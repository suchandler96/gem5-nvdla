==> flow/design.v <==
module fifo
	#(
		parameter DATA_WIDTH = 64,  
		parameter ADDR_WIDTH = 5
	)
	(
		input logic								clk,
		input logic								rst,
		input logic		[DATA_WIDTH-1:0] 		data_input,
		input logic								read_enable_input,
		input logic								write_enable_input,
		output logic	[DATA_WIDTH-1:0]		data_output,
		output logic							empty,
		output logic							full
	);
	parameter FIFO_SIZE  = (1 << ADDR_WIDTH);
	reg [DATA_WIDTH-1:0] fifo_mem [0:FIFO_SIZE-1]; 
	reg	[ADDR_WIDTH-1:0] head_ptr;	 
	reg	[ADDR_WIDTH-1:0] tail_ptr;	 
	reg [ADDR_WIDTH:0]   fifo_cnt;	 
	wire read_enable, write_enable;
	assign read_enable = read_enable_input && !empty;
	assign write_enable = write_enable_input && !full;
	assign full = (fifo_cnt == (FIFO_SIZE));
	assign empty = (fifo_cnt == 0);
	always @(posedge clk, posedge rst)
	begin
		if (rst) begin
			fifo_cnt <= 0;
		end	else if (read_enable && !write_enable) begin
			fifo_cnt <= fifo_cnt - 1;
		end else if (!read_enable && write_enable) begin
			fifo_cnt <= fifo_cnt + 1;
		end else if (read_enable && write_enable) begin
			fifo_cnt <= fifo_cnt;
		end else begin
			fifo_cnt <= fifo_cnt;
		end 
	end
	always @(posedge clk, posedge rst) 
	begin
		if (rst) begin
			head_ptr <= 0;
		end else if (read_enable && !empty) begin
			head_ptr <= head_ptr + 1;
		end else begin
			head_ptr <= head_ptr;
		end  
	end
	always @(posedge clk, posedge rst) 
	begin
		if (rst) begin
			tail_ptr <= 0;
		end else if (write_enable && !full) begin
			tail_ptr <= tail_ptr + 1;
		end else begin
			tail_ptr <= tail_ptr;
		end  
	end
	always @(posedge clk) 
	begin
		if (!full && write_enable) begin
			fifo_mem[tail_ptr] <= data_input;
		end else begin
			fifo_mem[tail_ptr] <= fifo_mem[tail_ptr];
		end 
	end	
	always @(posedge clk) 
	begin
		if (!empty && read_enable) begin
			data_output <= fifo_mem[head_ptr];
		end else begin
			data_output <= data_output;
		end 
	end
endmodule  
module top(
	input clk,
	input rst,
	input [64-1:0] data_input,
	input read_enable,
	input write_enable,
	output [64-1:0] data_output,
	output empty,
	output full
);
fifo #(
	.DATA_WIDTH(64),  
	.ADDR_WIDTH(3))
	fifo(	clk,
			rst,
			data_input,
			read_enable,
			write_enable,
			data_output,
			empty,
			full
			);
endmodule
* Step by step through the tools: top
What the tools print for top, step after step.
Line numbers count from 1 in the design file above.
Cell names lack the library's common part.
Not given: -
- Top :: top
- Clock port :: clk
- Cell library :: sky130hd
- Library corner :: tt_025C_1v80

* Elaborated design
Source: Yosys, flattened and elaborated, memories not mapped. Widths are those after wreduce. Registers that Yosys merges into a memory's read port (data or address) are not register bits. Print and check cells do not count. Equal cells are merged and count once.
Yosys's memory passes give these memory sizes; they may raise the number of words (mostly to a power of two), join words into wider ones and drop unused or constant bits.
- Bits in registers :: 10
- Memory cells :: 1
- Memory bits (writable) :: 512
- Input bits :: 68
- Output and inout bits :: 66
- Word width x clocked read ports :: 64
- Bitwise operators :: 1
- Add/subtract/negate cells :: 4
- Reduce/logical cells :: 13
- Muxes and demuxes :: 7
- Equal/unequal tests :: 2
** Memories
- fifo.fifo_mem :: words 8, bits a word 64, rd ports 1, write ports 1, line 17 : reg [DATA_WIDTH-1:0] fifo_mem [0:FIFO_SIZE-1];
** Operator list (count)
- 2-to-1 mux 64 bit :: 3
- 2-to-1 mux 4 bit :: 2
- logical AND 1 bit :: 6
- adder 3 x 1 -> 3 bit with constant B :: 2
- logical NOT 1 bit :: 4
- adder 4 x 1 -> 4 bit with constant B :: 1
- subtractor 4 x 1 -> 4 bit with constant B :: 1
- == test 4 bit with constant B :: 1
- logical NOT 4 bit :: 1
- AND reduction 2 bit :: 1
- nonzero test 2 bit :: 1
- 2-to-1 mux 1 bit :: 2
- inequality test 1 bit with constant B :: 1
- bitwise OR 1 bit :: 1

* Longest topological paths
Yosys ltp: most cells in a row. Word level: on the elaborated netlist, between registers, memories and ports. Mapped: between sequential cells and ports; inverters and the memories' decode and read muxes count.
- Depth in word-level cells :: 7
- ABC_AREA :: 0
- Mapped depth :: 9

* Mapped cells and area
Source: synth_stat.txt of the flow (Yosys; design flattened, memories mapped). It holds for the ABC_AREA given above (unset counts as 0); a run with the other value may have another netlist.
Totals and module areas in this step are rounded.
- Cells in the netlist :: 869
- Flip-flops :: 586
- Area of sequential cells :: 17500 um^2
- Cell area after synthesis :: 21800 um^2
** Cell types
- edfxtp_1 :: count 576, total area 1.73E+04 um^2
- mux4_2 :: count 128, total area 2.88E+03 um^2
- mux2_2 :: count 66, total area 743.213 um^2
- dfrtp_1 :: count 10, total area 250.24 um^2
- buf_6 :: count 11, total area 123.869 um^2
- ha_1 :: count 5, total area 62.56 um^2
- xnor2_1 :: count 6, total area 52.55 um^2
- clkbuf_1 :: count 11, total area 41.29 um^2
- buf_1 :: count 10, total area 37.536 um^2
- buf_2 :: count 4, total area 20.019 um^2
- nor3_1 :: count 4, total area 20.019 um^2
- inv_1 :: count 5, total area 18.768 um^2
- nand2_1 :: count 5, total area 18.768 um^2
- o41ai_1 :: count 2, total area 17.517 um^2
- buf_4 :: count 2, total area 15.014 um^2
- nor2_1 :: count 4, total area 15.014 um^2
- or4b_4 :: count 1, total area 13.763 um^2
- nand2b_1 :: count 2, total area 12.512 um^2
Not listed: further types 15, cells in them 17.
The figures by module come from a second, unflattened synthesis with its own total; it is not the netlist above.
- Cells (unflattened synthesis) :: 870
- Area total of the unflattened synthesis :: 21800 um^2
Rows give one instance, submodules left out.
** By module
- fifo :: area 21800 um^2, cells 870, instances 1
- top :: area 0.0 um^2, cells 0, instances 1

* Path before layout
Source: OpenSTA report_checks on the synthesized netlist (no wires, ideal clock, input and output delay 20% of the period each), path of least setup slack; recovery checks are left aside. Register names are those of the netlist, which keeps one name where synthesis merged equal registers.
- Kind :: input port to flip-flop
- From :: input port write_enable
- To :: memory fifo.fifo_mem[0][0]
- Setup slack :: 4.788 ns
- Arrival :: 9.068 ns
- Time at the first pin :: 2.900 ns
- Delay of the path :: 6.812 ns
- Stages on the path :: 2
- Clock period :: 14.5 ns
- Required time :: 13.856 ns
- Buffers on the path :: 0
- Input delay :: 2.900 ns
- Synthesis period reached :: 9.712 ns
"delay of the path" is the arrival time less input delay plus setup time.
"stages on the path" counts driving pins, that of a launching flip-flop among them; a cell with two outputs on the path counts twice.
"synthesis period reached" is the clock period less the worst setup slack; recovery checks do not enter. This is arithmetic on one report: input and output delays are still those of the set period (20% each).
Between the ends stands the longest chain of elaborated cells between them, by number of cells; it is not shown to be the way that was timed. Of several equally long chains one is given.
Each line given opens the expression or statement behind the cell; cells for indexed reads and writes are added by Yosys, which also makes memories of some case tables.
Only ways into the end's enable, where the timed path ends, are counted here.
- Path through :: nand2_2 nor4_1
- Length of the longest elaborated chain :: 5
- Elaborated cells between the ends (all ways) :: 7
- Those cells by class :: 1 x eq/ne; 2 x mux; 1 x logic; 3 x reduce/logical
** RTL lines, path after synthesis
- from (decl) :: line 82 : input write_enable,
- logical AND 1 bit :: line 23 : assign write_enable = write_enable_input && !full;
- logical AND 1 bit :: line 62 : if (!full && write_enable) begin
- inequality test 1 bit
- AND reduction 2 bit
- bitwise OR 1 bit
- to (decl) :: line 17 : reg [DATA_WIDTH-1:0] fifo_mem [0:FIFO_SIZE-1];

* Timing after layout
Path of least setup slack in the final report of flow run 1 (OpenROAD, finished layout, wires in). Where an end is a register, its clock arrival counts in the times.
- Kind :: input port to flip-flop
- From :: input port read_enable
- To :: register fifo.fifo_cnt[3]
- Arrival :: 4.88 ns
- Setup slack :: 4.05 ns
- Buffers on the path :: 2
- Input delay :: 1.69 ns
- Time at the first pin :: 1.69 ns
- Clock period :: 8.47 ns
- Stages on the path :: 8
- Required time :: 8.94 ns
Between the ends stands the longest chain of elaborated cells between them, by number of cells; it is not shown to be the way that was timed. Of several equally long chains one is given.
At most two assigning lines are given for a register; there are more.
- Path through :: clkdlybuf4s50_1 o41ai_1 inv_4 buf_4 ha_1 or3b_1 a2111oi_0 o221ai_1
- Length of the longest elaborated chain :: 5
- Elaborated cells between the ends (all ways) :: 7
- Source lines of those cells :: 3
- Those cells by class :: 2 x mux; 5 x reduce/logical
** RTL lines, path after layout
- from (decl) :: line 81 : input read_enable,
- logical AND 1 bit :: line 22 : assign read_enable = read_enable_input && !empty;
- logical NOT 1 bit :: line 32 : end else if (!read_enable && write_enable) begin
- logical AND 1 bit :: line 32
- 2-to-1 mux 4 bit :: line 32
- 2-to-1 mux 4 bit :: line 30 : end else if (read_enable && !write_enable) begin
- to (assign) :: line 31 : fifo_cnt <= fifo_cnt - 1;
- to (assign) :: line 33 : fifo_cnt <= fifo_cnt + 1;
- to (decl) :: line 20 : reg [ADDR_WIDTH:0] fifo_cnt;

--- measured runs ---
Flow measurements of top on sky130hd: 2 stored runs with different settings, listed in no order. Input and output delays are each 20% of the period that was set; the output load is 0.01 pF.
"clock period achieved" is the run's clock period less its worst setup slack. It is reckoned from that one timing run; input and output delays stay at 20% of the period that was set.
The results are shown rounded.

* Flow run 1
** Files
==> flow/run.sh <==
#!/bin/bash
# the make line also repeats the synthesis and layout settings of config.mk as NAME=value (left out here)
make -C /OpenROAD-flow-scripts/flow DESIGN_CONFIG=/design/flow/config.mk WORK_HOME=/design/flow/orfs CLKGATE_MAP_FILE= finish
==> flow/config.mk <==
export PLATFORM = sky130hd
export DESIGN_NAME = top
export DESIGN_NICKNAME = top
export VERILOG_FILES = /design/flow/design.v
export SDC_FILE = /design/flow/constraint.sdc
export NUM_CORES = 4
export LEC_CHECK = 0
export CAP_MARGIN = 20
export CELL_PAD_IN_SITES_GLOBAL_PLACEMENT = 1
export CORE_MARGIN = 2
export CORE_UTILIZATION = 29
export CTS_CLUSTER_DIAMETER = 381
export SLEW_MARGIN = 20
export TNS_END_PERCENT = 55
==> flow/constraint.sdc <==
create_clock -name core_clock -period 8.47 [get_ports {clk}]
set_input_delay 1.6940 -clock core_clock [delete_from_list [all_inputs] [get_ports {clk}]]
set_output_delay 1.6940 -clock core_clock [all_outputs]
set_load 0.01 [all_outputs]
** Results
- Synthesized cell area :: 21800 um^2
- Standard-cell area after layout :: 26400 um^2
- Setup TNS :: 0.000 ns
- Utilization of the finished layout :: 0.355
- Worst-case hold slack :: 0.622 ns
- Setup slack of the worst path :: 4.05 ns
- Total die area :: 77300 um^2
- Clock period achieved :: 4.417 ns

* Flow run 2
** Files
==> flow/run.sh <==
#!/bin/bash
# the make line also repeats the synthesis and layout settings of config.mk as NAME=value (left out here)
make -C /OpenROAD-flow-scripts/flow DESIGN_CONFIG=/design/flow/config.mk WORK_HOME=/design/flow/orfs CLKGATE_MAP_FILE= finish
==> flow/config.mk <==
export PLATFORM = sky130hd
export DESIGN_NAME = top
export DESIGN_NICKNAME = top
export VERILOG_FILES = /design/flow/design.v
export SDC_FILE = /design/flow/constraint.sdc
export NUM_CORES = 4
export LEC_CHECK = 0
export ABC_AREA = 0
export CAP_MARGIN = 20
export CELL_PAD_IN_SITES_GLOBAL_PLACEMENT = 3
export CORE_MARGIN = 10
export CORE_UTILIZATION = 65
export GPL_TIMING_DRIVEN = 0
export PLACE_DENSITY_LB_ADDON = 0.12
export SETUP_SLACK_MARGIN = 1.11
export SLEW_MARGIN = 20
export TNS_END_PERCENT = 90
==> flow/constraint.sdc <==
create_clock -name core_clock -period 5.33 [get_ports {clk}]
set_input_delay 1.0660 -clock core_clock [delete_from_list [all_inputs] [get_ports {clk}]]
set_output_delay 1.0660 -clock core_clock [all_outputs]
set_load 0.01 [all_outputs]
** Results
- Synthesized cell area :: 21800 um^2
- Standard-cell area after layout :: 26100 um^2
- Setup TNS :: 0.000 ns
- Utilization of the finished layout :: 0.796
- Worst-case hold slack :: 0.679 ns
- Setup slack of the worst path :: 1.97 ns
- Total die area :: 41200 um^2
- Clock period achieved :: 3.360 ns
--- end ---
